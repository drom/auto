==> flow/design.v <==
module quadrature (
  input clk, reset_n, a, b,
  output err,
  output reg [7:0] counter
);
reg [2:0] FSM_state, FSM_next;
wire [2:0] FSM_start = 0;
wire [2:0] FSM_s00   = 1;
wire [2:0] FSM_s01   = 2;
wire [2:0] FSM_s11   = 3;
wire [2:0] FSM_s10   = 4;
wire [2:0] FSM_error = 5;
wire FSM_start_s00 = ((FSM_state == FSM_start) & (2'b00 == {a, b}));
wire FSM_start_s01 = ((FSM_state == FSM_start) & (2'b01 == {a, b}));
wire FSM_start_s11 = ((FSM_state == FSM_start) & (2'b11 == {a, b}));
wire FSM_start_s10 = ((FSM_state == FSM_start) & (2'b10 == {a, b}));
wire FSM_s00_s01   = ((FSM_state == FSM_s00  ) & (2'b01 == {a, b}));
wire FSM_s00_s10   = ((FSM_state == FSM_s00  ) & (2'b10 == {a, b}));
wire FSM_s00_error = ((FSM_state == FSM_s00  ) & (2'b11 == {a, b}));
wire FSM_s01_s11   = ((FSM_state == FSM_s01  ) & (2'b11 == {a, b}));
wire FSM_s01_s00   = ((FSM_state == FSM_s01  ) & (2'b00 == {a, b}));
wire FSM_s01_error = ((FSM_state == FSM_s01  ) & (2'b10 == {a, b}));
wire FSM_s11_s10   = ((FSM_state == FSM_s11  ) & (2'b10 == {a, b}));
wire FSM_s11_s01   = ((FSM_state == FSM_s11  ) & (2'b01 == {a, b}));
wire FSM_s11_error = ((FSM_state == FSM_s11  ) & (2'b00 == {a, b}));
wire FSM_s10_s00   = ((FSM_state == FSM_s10  ) & (2'b00 == {a, b}));
wire FSM_s10_s11   = ((FSM_state == FSM_s10  ) & (2'b11 == {a, b}));
wire FSM_s10_error = ((FSM_state == FSM_s10  ) & (2'b01 == {a, b}));
wire FSM_s00_onEntry   = (FSM_start_s00 | FSM_s01_s00 | FSM_s10_s00);
wire FSM_s01_onEntry   = (FSM_start_s01 | FSM_s00_s01 | FSM_s11_s01);
wire FSM_s11_onEntry   = (FSM_start_s11 | FSM_s01_s11 | FSM_s10_s11);
wire FSM_s10_onEntry   = (FSM_start_s10 | FSM_s00_s10 | FSM_s11_s10);
wire FSM_error_onEntry = (FSM_s00_error | FSM_s01_error | FSM_s11_error | FSM_s10_error);
wire FSM_start_onExit  = (FSM_start_s00 | FSM_start_s01 | FSM_start_s11 | FSM_start_s10);
wire FSM_s00_onExit    = (FSM_s00_s01 | FSM_s00_s10 | FSM_s00_error);
wire FSM_s01_onExit    = (FSM_s01_s11 | FSM_s01_s00 | FSM_s01_error);
wire FSM_s11_onExit    = (FSM_s11_s10 | FSM_s11_s01 | FSM_s11_error);
wire FSM_s10_onExit    = (FSM_s10_s00 | FSM_s10_s11 | FSM_s10_error);
wire FSM_start_onSelf  = (FSM_state == FSM_start) & ~FSM_start_onExit;
wire FSM_s00_onSelf    = (FSM_state == FSM_s00  ) & ~FSM_s00_onExit;
wire FSM_s01_onSelf    = (FSM_state == FSM_s01  ) & ~FSM_s01_onExit;
wire FSM_s11_onSelf    = (FSM_state == FSM_s11  ) & ~FSM_s11_onExit;
wire FSM_s10_onSelf    = (FSM_state == FSM_s10  ) & ~FSM_s10_onExit;
wire FSM_error_onSelf  = (FSM_state == FSM_error) & ~FSM_error_onExit;
always @(*) begin : FSM_next_select
  case (1'b1)
    FSM_start_s00 : FSM_next = FSM_s00;
    FSM_start_s01 : FSM_next = FSM_s01;
    FSM_start_s11 : FSM_next = FSM_s11;
    FSM_start_s10 : FSM_next = FSM_s10;
    FSM_s00_s01   : FSM_next = FSM_s01;
    FSM_s00_s10   : FSM_next = FSM_s10;
    FSM_s00_error : FSM_next = FSM_error;
    FSM_s01_s11   : FSM_next = FSM_s11;
    FSM_s01_s00   : FSM_next = FSM_s00;
    FSM_s01_error : FSM_next = FSM_error;
    FSM_s11_s10   : FSM_next = FSM_s10;
    FSM_s11_s01   : FSM_next = FSM_s01;
    FSM_s11_error : FSM_next = FSM_error;
    FSM_s10_s00   : FSM_next = FSM_s00;
    FSM_s10_s11   : FSM_next = FSM_s11;
    FSM_s10_error : FSM_next = FSM_error;
    default       : FSM_next = FSM_state;
  endcase
end
always @(posedge clk or negedge reset_n)
  if (~reset_n) FSM_state <= FSM_start;
  else          FSM_state <= FSM_next;
reg [39:0] FSM_state_ascii;
always @(*)
  case ({FSM_state})
    FSM_start : FSM_state_ascii = "start";
    FSM_s00   : FSM_state_ascii = "s00  ";
    FSM_s01   : FSM_state_ascii = "s01  ";
    FSM_s11   : FSM_state_ascii = "s11  ";
    FSM_s10   : FSM_state_ascii = "s10  ";
    FSM_error : FSM_state_ascii = "error";
    default   : FSM_state_ascii = "%Erro";
  endcase
always @(posedge clk or negedge reset_n)
  if (~reset_n) counter <= 'b0;
  else
    if (FSM_s00_s01 | FSM_s01_s11 | FSM_s11_s10 | FSM_s10_s00)
      counter <= counter + 1;
    else if (FSM_s00_s10 | FSM_s10_s11 | FSM_s11_s01 | FSM_s01_s00)
      counter <= counter - 1;
assign err = FSM_state == FSM_error;
endmodule
# Tool chain data of quadrature
# The steps from the RTL of quadrature to its reports follow in flow order.
# Line numbers count from 1 in the design file above.
# A cell with -- has no value.
# setup
design	quadrature
clk_port	clk
lib	sky130hd
lib_corner	tt_025C_1v80

# Word level
# Source: Yosys, flattened and elaborated, memories not mapped. Widths are those after wreduce. Registers that Yosys merges into a memory's read port (data or address) are not register bits. Print and check cells do not count. Equal cells are merged and count once.
# classes
add_sub_neg	2
equal	8
n_mux	18
n_logic	22
reduce_logical	4
# op_table
op	n
3-bit 2-to-1 mux	16
1-bit AND	16
16-bit nonzero test	1
8-bit 2-to-1 mux	2
8-bit by 1-bit adder with 8-bit output with constant B	1
8-bit by 1-bit subtractor with 8-bit output with constant B	1
1-bit OR	6
3-bit by 2-bit == test with 1-bit output with constant B	2
3-bit == test with constant B	2
2-bit == test with constant A	2
3-bit by 1-bit == test with 1-bit output with constant B	1
3-bit zero test	1
1-bit by 2-bit == test with 1-bit output with constant A	1
2-bit zero test	1
2-bit nonzero test	1
# word_totals
reg_bits	11
inputBits	4

# Depth
# Yosys ltp: most cells in a row. Word level: on the elaborated netlist, between registers, memories and ports. Mapped: between sequential cells and ports; inverters and the memories' decode and read muxes count.
# logic_depth
ltp_word	18
abc_area	0
depth_mapped	10
ltp_nobuf	8

# After synthesis
# Source: synth_stat.txt of the flow (Yosys; design flattened, memories mapped). It holds for the ABC_AREA given above (unset counts as 0); a run with the other value may have another netlist.
# The area totals of this step are shown rounded.
# by_type
cell_type	n	area_total_um2
sky130_fd_sc_hd__dfrtp_1	13	325.312
sky130_fd_sc_hd__mux4_2	2	45.043
sky130_fd_sc_hd__nor2_1	12	45.043
sky130_fd_sc_hd__o21ai_0	7	35.034
sky130_fd_sc_hd__xnor2_1	4	35.034
sky130_fd_sc_hd__xor2_1	4	35.034
sky130_fd_sc_hd__dfstp_2	1	26.275
sky130_fd_sc_hd__nand2_1	7	26.275
sky130_fd_sc_hd__nand2b_1	4	25.024
sky130_fd_sc_hd__buf_6	2	22.522
sky130_fd_sc_hd__nor4_4	1	21.27
sky130_fd_sc_hd__a32o_1	2	20.019
sky130_fd_sc_hd__mux2i_1	2	20.019
sky130_fd_sc_hd__a21o_2	2	17.517
sky130_fd_sc_hd__o2bb2ai_1	2	17.517
sky130_fd_sc_hd__a41oi_2	1	16.266
sky130_fd_sc_hd__a211oi_1	2	15.014
sky130_fd_sc_hd__buf_2	3	15.014
# Other cell types: 25; their cells: 35.
# mapped
stdcells	106
mapped_area_um2	998.5
sequential_area_um2	351.6
ffs	14

# Worst setup path after synthesis
# Path of least setup slack by OpenSTA after synthesis, without wires, with an ideal clock, recovery checks aside; 20% of the period is set as input and as output delay. Where synthesis merged equal registers, the netlist keeps one of their names.
# synth_timing
path_kind	input port to flip-flop
startpoint	input port a
endpoint	register counter[6]
period_ps	2440
input_delay_ps	488
setup_time_ps	129
arrival_time_ps	2091
slack_ps	220
delay_ps	1732
driving_pins	10
n_path_buf	2
synth_period_reached_ps	2220
# "delay_ps" = arrival - input delay + setup time.
# "driving_pins" counts driving pins, that of a launching flip-flop among them; a cell with two outputs on the path counts twice.
# "synth_period_reached_ps" = period - worst setup slack (recovery checks aside). The figure is calculated, with input and output delays left at 20% of the set period.
# The rows between start and end are the longest chain of elaborated cells between them; the timing report does not say that the signal goes this way. Where chains are equally long, one stands for them.
# Each line given opens the expression or statement behind the cell; cells for indexed reads and writes are added by Yosys, which also makes memories of some case tables.
# A register here has more assigning lines than the two given.
# synth_between
path_cell_list	sky130_fd_sc_hd__clkbuf_1 sky130_fd_sc_hd__mux4_2 sky130_fd_sc_hd__buf_6 sky130_fd_sc_hd__xnor2_1 sky130_fd_sc_hd__ha_1 sky130_fd_sc_hd__nor2_1 sky130_fd_sc_hd__nor2_1 sky130_fd_sc_hd__nor2_1 sky130_fd_sc_hd__a32o_1 sky130_fd_sc_hd__xor2_1
elab_chain_len	7
cone_cells	21
classes_between	3 x eq/ne; 2 x mux; 14 x logic; 2 x reduce/logical
# synth_lines
item	line_no	rtl
start, declared	2	input clk, reset_n, a, b,
2-bit == test	18	wire FSM_s00_s10   = ((FSM_state == FSM_s00  ) & (2'b10 == {a, b}));
1-bit AND	18
1-bit OR (3 in a row)	85	else if (FSM_s00_s10 | FSM_s10_s11 | FSM_s11_s01 | FSM_s01_s00)
8-bit 2-to-1 mux	85
8-bit 2-to-1 mux	83	if (FSM_s00_s01 | FSM_s01_s11 | FSM_s11_s10 | FSM_s10_s00)
end, assigned	84	counter <= counter + 1;
end, assigned	86	counter <= counter - 1;
end, declared	4	output reg [7:0] counter

# Worst path after layout
# Path of least setup slack in the final report of run 1 (OpenROAD, finished layout, wires in). Where an end is a register, its clock arrival counts in the times.
# The report prints the path's times to 10 ps; the period is as set.
# layout_timing
path_kind	flip-flop to flip-flop
startpoint	register FSM_state
endpoint	register counter[6]
period_ps	2330
setup_time_ps	110
arrival_time_ps	2260
slack_ps	260
driving_pins	9
n_path_buf	0
# An end named without its bit number is one bit of that signal or, where synthesis recoded a state register, one of its new flip-flops.
# The rows between start and end are the longest chain of elaborated cells between them; the timing report does not say that the signal goes this way. Where chains are equally long, one stands for them.
# A register here has more assigning lines than the two given.
# layout_between
path_cell_list	sky130_fd_sc_hd__dfrtp_1 sky130_fd_sc_hd__mux4_2 sky130_fd_sc_hd__xnor2_2 sky130_fd_sc_hd__ha_2 sky130_fd_sc_hd__nor2_1 sky130_fd_sc_hd__nor2_1 sky130_fd_sc_hd__nor2_1 sky130_fd_sc_hd__a32o_1 sky130_fd_sc_hd__xor2_1
elab_chain_len	7
cone_cells	21
classes_between	4 x eq/ne; 2 x mux; 14 x logic; 1 x reduce/logical
# layout_lines
item	line_no	rtl
start, declared	6	reg [2:0] FSM_state, FSM_next;
start, assigned	67	if (~reset_n) FSM_state <= FSM_start;
start, assigned	68	else          FSM_state <= FSM_next;
3-bit by 1-bit == test with 1-bit output	18	wire FSM_s00_s10   = ((FSM_state == FSM_s00  ) & (2'b10 == {a, b}));
1-bit AND	18
1-bit OR (3 in a row)	85	else if (FSM_s00_s10 | FSM_s10_s11 | FSM_s11_s01 | FSM_s01_s00)
8-bit 2-to-1 mux	85
8-bit 2-to-1 mux	83	if (FSM_s00_s01 | FSM_s01_s11 | FSM_s11_s10 | FSM_s10_s00)
end, assigned	84	counter <= counter + 1;
end, assigned	86	counter <= counter - 1;
end, declared	4	output reg [7:0] counter

# Measured results for quadrature: 2 stored runs of the Yosys and OpenROAD flow on sky130hd. The settings differ; the order carries no meaning. The constraints put input and output delay at 20% of the set period each and load the outputs with 0.01 pF.
# "achievedPeriod_ps" = clock period - worst setup slack. The figure is calculated, with input and output delays left at 20% of the set period.
# By "worst_setup_path_time_ps" is meant the share of the clock period that the worst setup path is allowed (20% is reserved at inputs, 20% at outputs), minus its slack. Clock arrival times at its registers enter into it.
# "totalPower_mw" rests on the timing tool's default activity at the inputs, not on a simulated workload.
# "worst_setup_path_time_ps" is known to 10 ps.
# Results are given in rounded form.
# Settings: n/a = not set for that run.
run name	period_ns	SETUP_SLACK_MARGIN	CAP_MARGIN	CORE_MARGIN	CORE_UTILIZATION	SLEW_MARGIN	PLACE_DENSITY_LB_ADDON	CTS_CLUSTER_DIAMETER	design.die.area_um2	finish.stdcell_area_um2	worst_setup_path_time_ps	timing.worst_path_kind	finalUtil_frac	holdWs_ps	timing.setup.ws_ps	yosys_chip_area_um2	totalPower_mw	setupTns_ps	achievedPeriod_ps
run 1	2.33	0.09	20	2	40	20	n/a	n/a	2912	1224	2070	flip-flop to flip-flop	0.508	477	256	998.5	1.228	0	2074
run 2	3.12	n/a	0	2	27	20	0.18	224	4200	1194	1890	input port to flip-flop	0.331	477	608	998.5	0.8943	0	2512
